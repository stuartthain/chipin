==> flow/design.v <==
module eyeLED(clk, redLED);
input clk;
output redLED;
reg redLED, greenLED, blueLED;
reg [2:0] state;
reg [27:0] pause;
reg [7:0] colourSelect;
reg [16:0] counter;
parameter clkDelay = 195;
parameter delay = 3'd0, flicker = 3'd1, flickerTwo = 3'd2, flickerThree = 3'd3, flickerFour = 3'd4;
initial state = 3'd0;
initial pause = 28'd0;
always@(posedge clk)
	begin
	case(state)
		delay:		 
			begin
			if(pause >= 145000000)
				begin
				colourSelect <= 8'd177;	 
				pause <= 28'd0;	 
				counter <= 17'd0;	 
				state <= flicker;	 
				end
			else
				begin
				colourSelect <= 8'd255;		 
				counter <= counter + 1'b1;
				if(counter <= colourSelect * clkDelay)	 
					begin
					redLED <= 1'b1;		 
					pause <= pause + 1'b1;
					state <= delay;	 
					end
				else
					begin
					redLED <= 1'b0;	 
					pause <= pause + 1'b1;
					state <= delay;	 
					end
				end
			end
		flicker:
			begin
			if(pause >= 110000000)	 
				begin
				colourSelect <= 8'd50;		 
				pause <= 28'd0;		 
				counter <= 17'd0;	 
				state <= flickerTwo;	 
				end
			else
				begin
				counter <= counter + 1'b1;
				if(counter <= colourSelect * clkDelay)	 
					begin
					redLED <= 1'b1;		 
					pause <= pause + 1'b1;
					state <= flicker;	 
					end
				else
					begin
					redLED <= 1'b0;		 
					pause <= pause + 1'b1;
					state <= flicker;	 
					end
				end
			end
		flickerTwo:
			begin
			if(pause >= 50000000)	 
				begin
				colourSelect <= 8'd255;
				pause <= 28'd0;
				counter <= 17'd0;
				state <= flickerThree;	 
				end
			else
				begin
				counter <= counter + 1'b1;
				if(counter <= colourSelect * clkDelay)	 
					begin
					redLED <= 1'b1;		 
					pause <= pause + 1'b1;
					state <= flickerTwo;	 
					end
				else
					begin
					redLED <= 1'b0;		 
					pause <= pause + 1'b1;
					state <= flickerTwo;	 
					end
				end
			end
		flickerThree:
			begin
			if(pause >= 5000000)	 
				begin
				colourSelect <= 8'd0;
				pause <= 28'd0;
				counter <= 17'd0;
				state <= flickerFour;	 
				end
			else
				begin
				counter <= counter + 1'b1;
				if(counter <= colourSelect * clkDelay)	 
					begin
					redLED <= 1'b1;	 
					pause <= pause + 1'b1;
					state <= flickerThree;	 
					end
				else
					begin
					redLED <= 1'b0;	 
					pause <= pause + 1'b1;
					state <= flickerThree;	 
					end
				end
			end
		flickerFour:
			begin
			if(pause >= 5000000)	 
				begin
				pause <= 28'd0;
				state <= delay;		 
				end
			else
				begin
				pause <= pause + 1'b1;
				state <= flickerFour;	 
				end
			end
		endcase
	end
endmodule
# == Tool chain data of eyeLED ==
# The steps from the RTL of eyeLED to its reports follow in flow order.
# Line numbers count from 1 in the design file above.
# Operators: Yosys type, input widths -> output width; for muxes data width and select width s.
# Not given: -
# setup
design,eyeLED
clk_port,clk
cell_library,sky130hd
corner,tt_025C_1v80

# == Word level ==
# Source: Yosys, flattened and elaborated, memories not mapped. Widths are those after wreduce. Registers that Yosys merges into a memory's read port (data or address) are not register bits. Print and check cells do not count. Equal cells are merged and count once.
# bits
memories,0
register_bits,57
rom_bits,0
wordCells,57
output_inout_bits,1
clocked_rd_ports_x_width,0
latch_bits,0
mem_bits_rw,0
input_bits,1
# classes
n_mul,1
reduce_logical,6
n_mux,27
n_cmp,5
n_eq,11
bitwise,0
addsub,2
div,0
shift,0
# op_table
operator,n
$mul 8x8->16 const B,1
$pmux 28 s4,1
$mux 28,4
$pmux 17 s4,1
$mux 17,4
$pmux 8 s4,1
$add 28x1->28 const B,1
$ge 28x23->1 const B,1
$ge 28x26->1 const B,1
$ge 28x27->1 const B,1
$ge 28x28->1 const B,1
$mux 8,3
$add 17x1->17 const B,1
$le 17x16->1,1
$pmux 3 s5,1
$ne 2x2->1 const B,7
$mux 7,1
$mux 1,7
$eq 3x2->1 const B,2
$mux 3,2
$reduce_and 5->1,1
$reduce_bool 5->1,1
$reduce_and 4->1,1
$reduce_bool 4->1,1
$pmux 1 s4,1
$eq 3x1->1 const B,1
$eq 3x3->1 const B,1
$logic_not 3->1,1
# Not listed: further kinds 2, cells in them 2.

# == Depth ==
# Longest topological path by Yosys (ltp), each cell counted once; first at word level (registers and memories cut), then after technology mapping (sequential cells cut; the memories' decode and read muxes count).
# logic_depth
depth_word,5
ABC_AREA,0
ltp_mapped,18

# == After synthesis ==
# Source: synth_stat.txt of the flow (Yosys; design flattened, memories mapped). It holds for the ABC_AREA given above (unset counts as 0); a run with the other value may have another netlist.
# synth_totals
area_mm2,0.0045231
n_buf,19
stdcells,465
ff_cells,55
# types
cell_type,n
sky130_fd_sc_hd__edfxtp_1,49
sky130_fd_sc_hd__ha_1,46
sky130_fd_sc_hd__xnor2_1,30
sky130_fd_sc_hd__nor2_1,64
sky130_fd_sc_hd__xor2_1,25
sky130_fd_sc_hd__dfxtp_1,6
sky130_fd_sc_hd__nand3_1,22
sky130_fd_sc_hd__nand2_1,27
sky130_fd_sc_hd__inv_1,23
sky130_fd_sc_hd__nor3_1,14
sky130_fd_sc_hd__nand4_1,10
sky130_fd_sc_hd__nor2_2,10
sky130_fd_sc_hd__a21oi_1,12
sky130_fd_sc_hd__a21o_1,7
sky130_fd_sc_hd__o21ai_0,10
sky130_fd_sc_hd__buf_6,4
sky130_fd_sc_hd__fa_1,2
sky130_fd_sc_hd__buf_4,5
# Other cell types: 55; their cells: 99.

# == Worst setup path after synthesis ==
# OpenSTA on the mapped netlist: ideal clock, no wires. The path of least setup slack (recovery checks aside). Input and output delay are each 20% of the period. Register names are those of the netlist, which keeps one name where synthesis merged equal registers.
# synth_timing
path_kind,flip-flop to flip-flop
from,reg colourSelect
to,reg redLED
path_delay_ps,4243
arrival_ps,4091
path_stages,19
t_required_ps,5008
setup_slack_ps,916
path_buffers,1
setup_ps,152
clock_period_ps,5160
period_less_setup_slack_ps,4244
# "path_delay_ps" is the arrival time less input delay plus setup time.
# "path_stages": output pins that drive a net of the path, with the launching flip-flop's if there is one; two outputs of one cell count as two.
# "period_less_setup_slack_ps" = period - worst setup slack (recovery checks aside). The figure is calculated, with input and output delays left at 20% of the set period.
# An end named without its bit number is one bit of that signal or, where synthesis recoded a state register, one of its new flip-flops.
# A register here has more assigning lines than the two given.
# synth_via
path_cell_list,sky130_fd_sc_hd__dfxtp_1 -> sky130_fd_sc_hd__clkbuf_1 -> sky130_fd_sc_hd__inv_1 -> sky130_fd_sc_hd__ha_1 -> sky130_fd_sc_hd__inv_1 -> sky130_fd_sc_hd__ha_1 -> sky130_fd_sc_hd__fa_1 -> sky130_fd_sc_hd__ha_1 -> sky130_fd_sc_hd__a31o_2 -> sky130_fd_sc_hd__a21oi_1 -> sky130_fd_sc_hd__nor2b_1 -> sky130_fd_sc_hd__o21ai_0 -> sky130_fd_sc_hd__o21bai_1 -> sky130_fd_sc_hd__xnor2_1 -> sky130_fd_sc_hd__ha_1 -> sky130_fd_sc_hd__a21o_1 -> sky130_fd_sc_hd__a211oi_1 -> sky130_fd_sc_hd__inv_1 -> sky130_fd_sc_hd__o21ai_0
# synth_rtl
element,line,rtl
"start, declared",7,reg [7:0] colourSelect;
"start, assigned",20,colourSelect <= 8'd177;
"start, assigned",27,colourSelect <= 8'd255;
"end, assigned",31,redLED <= 1'b1;
"end, assigned",37,redLED <= 1'b0;
"end, declared",3,output redLED;
# No chain of elaborated cells between the ends is given.

# == Worst path after layout ==
# From the final timing report of run A: the path of least setup slack in the routed layout; clock arrival at registers is part of the times.
# The path's times are printed in steps of 10 ps; the period is the one set.
# layout_timing
path_kind,flip-flop to flip-flop
from,reg colourSelect
to,reg redLED
path_buffers,0
setup_ps,150
arrival_ps,4850
t_required_ps,5700
clock_period_ps,5550
setup_slack_ps,850
path_stages,18
# An end named without its bit number is one bit of that signal or, where synthesis recoded a state register, one of its new flip-flops.
# A register here has more assigning lines than the two given.
# layout_via
path_cell_list,sky130_fd_sc_hd__dfxtp_1 -> sky130_fd_sc_hd__inv_1 -> sky130_fd_sc_hd__ha_1 -> sky130_fd_sc_hd__inv_1 -> sky130_fd_sc_hd__ha_1 -> sky130_fd_sc_hd__fa_1 -> sky130_fd_sc_hd__ha_1 -> sky130_fd_sc_hd__a21boi_0 -> sky130_fd_sc_hd__o21ai_0 -> sky130_fd_sc_hd__a21boi_0 -> sky130_fd_sc_hd__o2111a_1 -> sky130_fd_sc_hd__o21ai_0 -> sky130_fd_sc_hd__xnor2_1 -> sky130_fd_sc_hd__ha_1 -> sky130_fd_sc_hd__nand4b_1 -> sky130_fd_sc_hd__nor3_1 -> sky130_fd_sc_hd__nand3_1 -> sky130_fd_sc_hd__o21ai_0
# layout_rtl
element,line,rtl
"start, declared",7,reg [7:0] colourSelect;
"start, assigned",20,colourSelect <= 8'd177;
"start, assigned",27,colourSelect <= 8'd255;
"end, assigned",31,redLED <= 1'b1;
"end, assigned",37,redLED <= 1'b0;
"end, declared",3,output redLED;
# No chain of elaborated cells between the ends is given.

# Design eyeLED on sky130hd. What follows are 2 stored runs of the flow, each under its own settings; their order means nothing. The constraints put input and output delay at 20% of the set period each and load the outputs with 0.01 pF.
# "achievedPeriod_ps" is the run's clock period less its worst setup slack. It is reckoned from that one timing run; input and output delays stay at 20% of the period that was set.
# "critical_path_time_ps" means the part of the period allowed to the worst setup path (the constraints hold back 20% at inputs and 20% at outputs) less its slack; where the path has registers, the arrival times of their clocks count too.
# By "design_power_mw" is meant OpenSTA's value without simulated activity: inputs other than the clock are taken to toggle once in ten clock periods, and the tool carries that through the logic.
# "critical_path_time_ps" is given in steps of 10 ps.
# Settings: - = not set for that run.
stored run,period_ns,CAP_MARGIN,CORE_MARGIN,CORE_UTILIZATION,SLEW_MARGIN,SETUP_SLACK_MARGIN,PLACE_DENSITY_LB_ADDON,GPL_TIMING_DRIVEN,CTS_CLUSTER_SIZE,CTS_CLUSTER_DIAMETER,MIN_ROUTING_LAYER,die_mm2,final_setup_ws_ps,post_route_stdcell_area_mm2,holdWs_ps,layout_utilization_frac,achievedPeriod_ps,design_power_mw,critical_path_time_ps,path_kind,yosys.chip_area_mm2,tns_setup_ps
run A,5.55,20,2,40,20,-,-,-,-,-,-,0.0121738,851,0.0046932,516,0.429,4699,0.7704,4700,flip-flop to flip-flop,0.0045231,0
run B,4.4,20,2,16,20,-0.03,0.24,1,39,119,met1,0.0296305,380,0.0050699,523,0.182,4020,1.098,4020,flip-flop to flip-flop,0.0045231,0
