==> flow/design.v <==
module testServo(clk, servoSelect, selectRedBlue, selectGreenOther, selectBinRecycle, selectRed, selectGreenBlue, positionRedBlue, positionGreenOther, positionBinRecycle, positionRed, positionGreenBlue, testComplete);
input clk;
input [3:0] servoSelect;
output selectRedBlue, selectGreenOther, selectBinRecycle, selectRed, selectGreenBlue;
output [9:0] positionRedBlue, positionGreenOther, positionBinRecycle, positionRed, positionGreenBlue;
output testComplete;
reg selectRedBlue, selectGreenOther, selectBinRecycle, selectRed, selectGreenBlue;
reg [9:0] positionRedBlue, positionGreenOther, positionBinRecycle, positionRed, positionGreenBlue;
reg [3:0] state;
reg [24:0] pause;
reg [3:0] servoSelectCheck, servoSelect_reg;
reg testComplete;
initial pause = 25'd0;
initial selectRedBlue = 1'b0;
initial selectGreenOther = 1'b0;
initial selectBinRecycle = 1'b0;
initial selectRed = 1'b0;
initial selectGreenBlue = 1'b0;
parameter control = 4'd0, redBlueLeft = 4'd1, redBlueCentre = 4'd2, redBlueRight = 4'd3, greenOtherUp = 4'd4,
		  greenOtherCentre = 4'd5, greenOtherDown = 4'd6, binRecycleLeft = 4'd7, binRecycleRight = 4'd8,
		  redPush = 4'd9, redHome = 4'd10, greenBlueLeft = 4'd11, greenBlueCentre = 4'd12,
		  greenBlueRight = 4'd13, maintenanceEND = 4'd14;
always@(posedge clk)
	begin
	if(servoSelectCheck != servoSelect)	 
		begin
		servoSelectCheck <= servoSelect;	 
		servoSelect_reg <= servoSelect;		 
		testComplete <= 1'b0;
		end
	case(state)
		control:
			begin
			if(servoSelect_reg == 4'b0000)	 
				begin
				servoSelect_reg <= 4'b1111;	 
				state <= redBlueLeft;	 
				end
			else if(servoSelect_reg == 4'b0001)	 
				begin
				servoSelect_reg <= 4'b1111;	 
				state <= redBlueCentre;	 
				end
			else if(servoSelect == 4'b0010)	 
				begin
				servoSelect_reg <= 4'b1111;
				state <= redBlueRight;
				end
			else if(servoSelect_reg == 4'b0011)	 
				begin
				servoSelect_reg <= 4'b1111;
				state <= greenOtherUp;
				end
			else if(servoSelect_reg == 4'b0100)	 
				begin
				servoSelect_reg <= 4'b1111;
				state <= greenOtherCentre;
				end
			else if(servoSelect_reg == 4'b0101)	 
				begin
				servoSelect_reg <= 4'b1111;
				state <= greenOtherDown;
				end
			else if(servoSelect_reg == 4'b0110)	 
				begin
				servoSelect_reg <= 4'b1111;
				state <= binRecycleLeft;
				end
			else if(servoSelect_reg == 4'b0111)	 
				begin
				servoSelect_reg <= 4'b1111;
				state <= binRecycleRight;
				end
			else if(servoSelect_reg == 4'b1000)	 
				begin
				servoSelect_reg <= 4'b1111;
				state <= redPush;
				end
			else if(servoSelect_reg == 4'b1001)	 
				begin
				servoSelect_reg <= 4'b1111;
				state <= redHome;
				end
			else if(servoSelect_reg == 4'b1010)	 
				begin
				servoSelect_reg <= 4'b1111;
				state <= greenBlueLeft;
				end
			else if(servoSelect_reg == 4'b1011)	 
				begin
				servoSelect_reg <= 4'b1111;
				state <= greenBlueCentre;
				end
			else if(servoSelect_reg == 4'b1100)	 
				begin
				servoSelect_reg <= 4'b1111;
				state <= greenBlueRight;
				end
			else if(servoSelect_reg == 4'b1101)
				begin
				servoSelect_reg <= 4'b1111;
				state <= maintenanceEND;
				end
			else
				state <= control;			 
			end
		redBlueLeft:			 
			begin
			selectRedBlue <= 1'b1;
			positionRedBlue <= 10'd160;	 
			if(pause == 25000000)
				begin
				pause <= 0;
				testComplete <= 1'b1;
				state <= control;
				end
			else
				begin
				pause <= pause + 1;
				state <= redBlueLeft;
				end
			end
		redBlueCentre:			 
			begin
			selectRedBlue <= 1'b1;
			positionRedBlue <= 10'd355;	 
			if(pause == 25000000)	 
				begin
				pause <= 0;	 
				testComplete <= 1'b1;
				state <= control;	 
				end
			else
				begin
				pause <= pause + 1;	 
				state <= redBlueCentre;	 
				end
			end
		redBlueRight:			 
			begin
			selectRedBlue <= 1'b1;
			positionRedBlue <= 10'd800;	 
			if(pause == 25000000)	 
				begin
				pause <= 0;	 
				testComplete <= 1'b1;
				state <= control;	 
				end
			else
				begin
				pause <= pause + 1;	 
				state <= redBlueRight;	 
				end
			end
		greenOtherUp:			 
			begin
			selectGreenOther <= 1'b1;
			positionGreenOther <= 10'd160;	 
			if(pause == 25000000)	 
				begin
				pause <= 0;	 
				testComplete <= 1'b1;
				state <= control;	 
				end
			else
				begin
				pause <= pause + 1;	 
				state <= greenOtherUp;	 
				end
			end
		greenOtherCentre:		 
			begin
			selectGreenOther <= 1'b1;
			positionGreenOther <= 10'd355;	 
			if(pause == 25000000)	 
				begin
				pause <= 0;	 
				testComplete <= 1'b1;
				state <= control;	 
				end
			else
				begin
				pause <= pause + 1;	 
				state <= greenOtherCentre;	 
				end
			end
		greenOtherDown:		 
			begin
			selectGreenOther <= 1'b1;
			positionGreenOther <= 10'd800;	 
			if(pause == 25000000)	 
				begin
				pause <= 0;	 
				testComplete <= 1'b1;
				state <= control;	 
				end
			else
				begin
				pause <= pause + 1;	 
				state <= greenOtherDown;	 
				end
			end
		binRecycleLeft:			 
			begin
			selectBinRecycle <= 1'b1;
			positionBinRecycle <= 10'd160;	 
			if(pause == 25000000)	 
				begin
				pause <= 0;	 
				testComplete <= 1'b1;
				state <= control;	 
				end
			else
				begin
				pause <= pause + 1;	 
				state <= binRecycleLeft;	 
				end
			end
		binRecycleRight:		 
			begin
			selectBinRecycle <= 1'b1;
			positionBinRecycle <= 10'd800;	 
			if(pause == 25000000)	 
				begin
				pause <= 0;	 
				testComplete <= 1'b1;
				state <= control;	 
				end
			else
				begin
				pause <= pause + 1;	 
				state <= binRecycleRight;	 
				end
			end
		redPush:				 
			begin
			selectRed <= 1'b1;
			positionRed <= 10'd160;	 
			if(pause == 25000000)	 
				begin
				pause <= 0;	 
				testComplete <= 1'b1;
				state <= control;	 
				end
			else
				begin
				pause <= pause + 1;	 
				state <= redPush;	 
				end
			end
		redHome:				 
			begin
			selectRed <= 1'b1;
			positionRed <= 10'd355;	 
			if(pause == 25000000)	 
				begin
				pause <= 0;	 
				testComplete <= 1'b1;
				state <= control;	 
				end
			else
				begin
				pause <= pause + 1;	 
				state <= redHome;	 
				end
			end
		greenBlueLeft:			 
			begin
			selectGreenBlue <= 1'b1;
			positionGreenBlue <= 10'd160;	 
			if(pause == 25000000)	 
				begin
				pause <= 0;	 
				testComplete <= 1'b1;
				state <= control;	 
				end
			else
				begin
				pause <= pause + 1;	 
				state <= greenBlueLeft;	 
				end
			end
		greenBlueCentre:			 
			begin
			selectGreenBlue <= 1'b1;
			positionGreenBlue <= 10'd355;	 
			if(pause == 25000000)	 
				begin
				pause <= 0;	 
				testComplete <= 1'b1;
				state <= control;	 
				end
			else
				begin
				pause <= pause + 1;	 
				state <= greenBlueCentre;	 
				end
			end
		greenBlueRight:		 
			begin
			selectGreenBlue <= 1'b1;
			positionGreenBlue <= 10'd800;	 
			if(pause == 25000000)	 
				begin
				pause <= 0;	 
				testComplete <= 1'b1;
				state <= control;	 
				end
			else
				begin
				pause <= pause + 1;	 
				state <= greenBlueRight;	 
				end
			end
		maintenanceEND:
			begin
			selectRedBlue <= 1'b1;
			selectGreenOther <= 1'b1;
			selectBinRecycle <= 1'b1;
			selectRed <= 1'b1;
			selectGreenBlue <= 1'b1;
			positionRedBlue <= 10'd355;
			positionGreenOther <= 10'd355;
			positionBinRecycle <= 10'd160;
			positionRed <= 10'd355;
			positionGreenBlue <= 10'd355;
			if(pause == 25000000)
				begin
				pause <= 0;
				selectRedBlue <= 1'b0;
				selectGreenOther <= 1'b0;
				selectBinRecycle <= 1'b0;
				selectRed <= 1'b0;
				selectGreenBlue <= 1'b0;
				testComplete <= 1'b1;
				state <= control;
				end
			else
				begin
				pause = pause + 1;
				state <= maintenanceEND;
				end
			end
		endcase
	end
endmodule
* Step by step through the tools: testServo
Tool output for the design above, in the order of the flow.
Lines are those of the file above, counted from 1.
Library cell names are shortened.
The mark n/a stands for no value.
- Design top :: testServo
- Clock :: clk
- Cell library :: sky130hd
- Library corner :: tt_025C_1v80

* After elaboration
Yosys after proc, flatten, opt, wreduce and memory -nomap, before mapping. Memory bits, and registers merged into a memory's read port (data or address), are not among the register bits. Print and check cells are not counted.
- Add/sub/neg operators :: 1
- Muxes and demuxes :: 61
- Reduce/logical cells :: 25
- Eq/ne operators :: 29
** Operators by type and width (number)
- 2-to-1 mux 4 bit :: 37
- case mux 10 bit (select 3 bit) :: 3
- case mux 4 bit (select 15 bit) :: 1
- == test 4 bit with constant B :: 13
- 2-to-1 mux 25 bit :: 2
- case mux 10 bit (select 2 bit) :: 2
- == test 4 x 3 -> 1 bit with constant B :: 8
- adder 25 x 1 -> 25 bit with constant B :: 1
- == test 25 bit with constant B :: 1
- == test 4 x 2 -> 1 bit with constant B :: 4
- nonzero test 15 bit :: 1
- nonzero test 14 bit :: 1
- OR reduction 14 bit :: 1
- nonzero test 2 bit :: 7
- OR reduction 2 bit :: 7
- 2-to-1 mux 3 bit :: 4
- case mux 1 bit (select 2 bit) :: 5
- nonzero test 3 bit :: 3
- OR reduction 3 bit :: 3
- == test 4 x 1 -> 1 bit with constant B :: 2
- zero test 4 bit :: 2
- 2-to-1 mux 1 bit :: 5
- inequality test 4 bit :: 1
- 2-to-1 mux 2 bit :: 2
- Bits of input ports :: 5
- Register bits :: 93
- Output and inout bits :: 56
- Elaborated cells :: 131

* Logic depth
Longest topological path by Yosys (ltp), each cell counted once; first at word level (registers and memories cut), then after technology mapping (sequential cells cut; the memories' decode and read muxes count).
- Depth in word-level cells :: 17
- ABC_AREA :: 0
- Depth in mapped cells :: 8
- Mapped depth without buffers :: 6

* Netlist
Source: synth_stat.txt of the flow (Yosys; design flattened, memories mapped). It holds for the ABC_AREA given above (unset counts as 0); a run with the other value may have another netlist.
- Area of sequential cells :: 1901.8 um2
- Flip-flops :: 70
- Chip area (Yosys) :: 3315.7 um2
- Mapped cells :: 292
- Buffer cells :: 45
** Cells by type
- edfxtp_1 :: number 50, total area 1501.44 um2
- dfxtp_1 :: number 20, total area 400.384 um2
- buf_4 :: number 35, total area 262.752 um2
- xnor2_1 :: number 13, total area 113.859 um2
- o2bb2ai_1 :: number 12, total area 105.101 um2
- or2_2 :: number 13, total area 81.328 um2
- or3_1 :: number 12, total area 75.072 um2
- nand2_1 :: number 17, total area 63.811 um2
- nand3_1 :: number 12, total area 60.058 um2
- nand4_1 :: number 9, total area 56.304 um2
- inv_1 :: number 12, total area 45.043 um2
- o21ai_0 :: number 9, total area 45.043 um2
- nor2_1 :: number 10, total area 37.536 um2
- nor4_1 :: number 6, total area 37.536 um2
- xor2_1 :: number 4, total area 35.034 um2
- clkbuf_1 :: number 9, total area 33.782 um2
- and2_1 :: number 5, total area 31.28 um2
- a21oi_1 :: number 6, total area 30.029 um2
Not listed: further types 22, cells in them 38.

* Path before layout
OpenSTA on the mapped netlist: ideal clock, no wires. The path of least setup slack (recovery checks aside). Input and output delay are each 20% of the period. Register names are those of the netlist, which keeps one name where synthesis merged equal registers.
- Kind :: flip-flop to flip-flop
- Start point :: register pause[0]
- End point :: register pause[24]
- Path delay :: 2.118 ns
- Setup time :: 0.147 ns
- Time at the first pin :: 0.000 ns
- Period :: 2.6 ns
- Slack :: 0.483 ns
- Path buffers :: 1
- Driving pins on the path :: 7
- Required time :: 2.453 ns
- Arrival time :: 1.971 ns
- Synthesis period reached :: 2.117 ns
"path delay" = arrival - input delay + setup time.
"driving pins on the path": output pins that drive a net of the path, with the launching flip-flop's if there is one; two outputs of one cell count as two.
"synthesis period reached" = period - worst setup slack (recovery checks aside). The figure is calculated, with input and output delays left at 20% of the set period.
At most two assigning lines are given for a register; there are more.
- Cells stage by stage :: edfxtp_1 ha_1 inv_1 or4_1 buf_2 or4_1 a21oi_1
** Ends and longest elaborated chain, after synthesis
- start, declared :: line 10 : reg [24:0] pause;
- start, assigned :: line 119 : pause <= pause + 1;
- start, assigned :: line 135 : pause <= pause + 1;
- end, assigned :: line 119
- end, assigned :: line 135
- end, declared :: line 10
Chain of elaborated cells between the ends: none given.

* Worst path after layout
From the final timing report of run 1: the path of least setup slack in the routed layout; clock arrival at registers is part of the times.
- Kind :: flip-flop to flip-flop
- Start point :: register pause[0]
- End point :: register pause[24]
- Time at the first pin :: 0.34 ns
- Setup time :: 0.14 ns
- Arrival time :: 2.54 ns
- Period :: 2.72 ns
- Path buffers :: 0
- Required time :: 2.92 ns
- Driving pins on the path :: 6
- Slack :: 0.38 ns
At most two assigning lines are given for a register; there are more.
- Cells stage by stage :: edfxtp_1 ha_1 inv_1 or4_1 or4_1 a21oi_1
** Ends and longest elaborated chain, post-layout
- start, declared :: line 10 : reg [24:0] pause;
- start, assigned :: line 119 : pause <= pause + 1;
- start, assigned :: line 135 : pause <= pause + 1;
- end, assigned :: line 119
- end, assigned :: line 135
- end, declared :: line 10
Chain of elaborated cells between the ends: none given.

Module testServo, platform sky130hd: 2 stored runs of the flow (Yosys, OpenROAD) with differing settings, in no particular order. Input and output delays are each 20% of the period that was set; the output load is 0.01 pF.
"period reached" means the clock period less the worst setup slack. The figure is calculated, with input and output delays left at 20% of the set period.
"worst setup path time" is the time allowed to the run's worst setup path (the clock period less input and output delay, where it has them) less its slack. Clock arrival times count: a late capture clock shortens it, a late launch clock lengthens it.
"total power after layout" rests on the timing tool's default activity at the inputs, not on a simulated workload.

* Run 1
** Files
==> flow/run.sh <==
#!/bin/bash
# the make line also repeats the synthesis and layout settings of config.mk as NAME=value (left out here)
make -C /OpenROAD-flow-scripts/flow DESIGN_CONFIG=/design/flow/config.mk WORK_HOME=/design/flow/orfs CLKGATE_MAP_FILE= finish
==> flow/config.mk <==
export PLATFORM = sky130hd
export DESIGN_NAME = testServo
export DESIGN_NICKNAME = testServo
export VERILOG_FILES = /design/flow/design.v
export SDC_FILE = /design/flow/constraint.sdc
export NUM_CORES = 4
export LEC_CHECK = 0
export CAP_MARGIN = 20
export CORE_MARGIN = 2
export CORE_UTILIZATION = 40
export SLEW_MARGIN = 20
==> flow/constraint.sdc <==
create_clock -name core_clock -period 2.72 [get_ports {clk}]
set_input_delay 0.5440 -clock core_clock [delete_from_list [all_inputs] [get_ports {clk}]]
set_output_delay 0.5440 -clock core_clock [all_outputs]
set_load 0.01 [all_outputs]
** Results
- Utilization after routing :: 0.467
- Total power after layout :: 0.002005 W
- Standard-cell area of the final layout :: 3797.4 um2
- Worst slack on setup checks :: 0.382 ns
- Worst setup path time :: 2.34 ns
- Type of the worst setup path :: flip-flop to flip-flop
- Die size :: 9033.5 um2
- Period reached :: 2.338 ns
- Synthesized cell area :: 3315.7 um2

* Run 2
** Files
==> flow/run.sh <==
#!/bin/bash
# the make line also repeats the synthesis and layout settings of config.mk as NAME=value (left out here)
make -C /OpenROAD-flow-scripts/flow DESIGN_CONFIG=/design/flow/config.mk WORK_HOME=/design/flow/orfs CLKGATE_MAP_FILE= finish
==> flow/config.mk <==
export PLATFORM = sky130hd
export DESIGN_NAME = testServo
export DESIGN_NICKNAME = testServo
export VERILOG_FILES = /design/flow/design.v
export SDC_FILE = /design/flow/constraint.sdc
export NUM_CORES = 4
export LEC_CHECK = 0
export ABC_AREA = 0
export CAP_MARGIN = 20
export CORE_MARGIN = 2
export CORE_UTILIZATION = 68
export CTS_CLUSTER_DIAMETER = 261
export CTS_CLUSTER_SIZE = 45
export GPL_TIMING_DRIVEN = 1
export MAX_ROUTING_LAYER = met5
export SETUP_SLACK_MARGIN = -0.12
export SLEW_MARGIN = 20
==> flow/constraint.sdc <==
create_clock -name core_clock -period 3.39 [get_ports {clk}]
set_input_delay 0.6780 -clock core_clock [delete_from_list [all_inputs] [get_ports {clk}]]
set_output_delay 0.6780 -clock core_clock [all_outputs]
set_load 0.01 [all_outputs]
** Results
- Utilization after routing :: 0.793
- Total power after layout :: 0.00161 W
- Standard-cell area of the final layout :: 3746.1 um2
- Worst slack on setup checks :: 0.990 ns
- Worst setup path time :: 2.40 ns
- Type of the worst setup path :: flip-flop to flip-flop
- Die size :: 5450.9 um2
- Period reached :: 2.400 ns
- Synthesized cell area :: 3315.7 um2
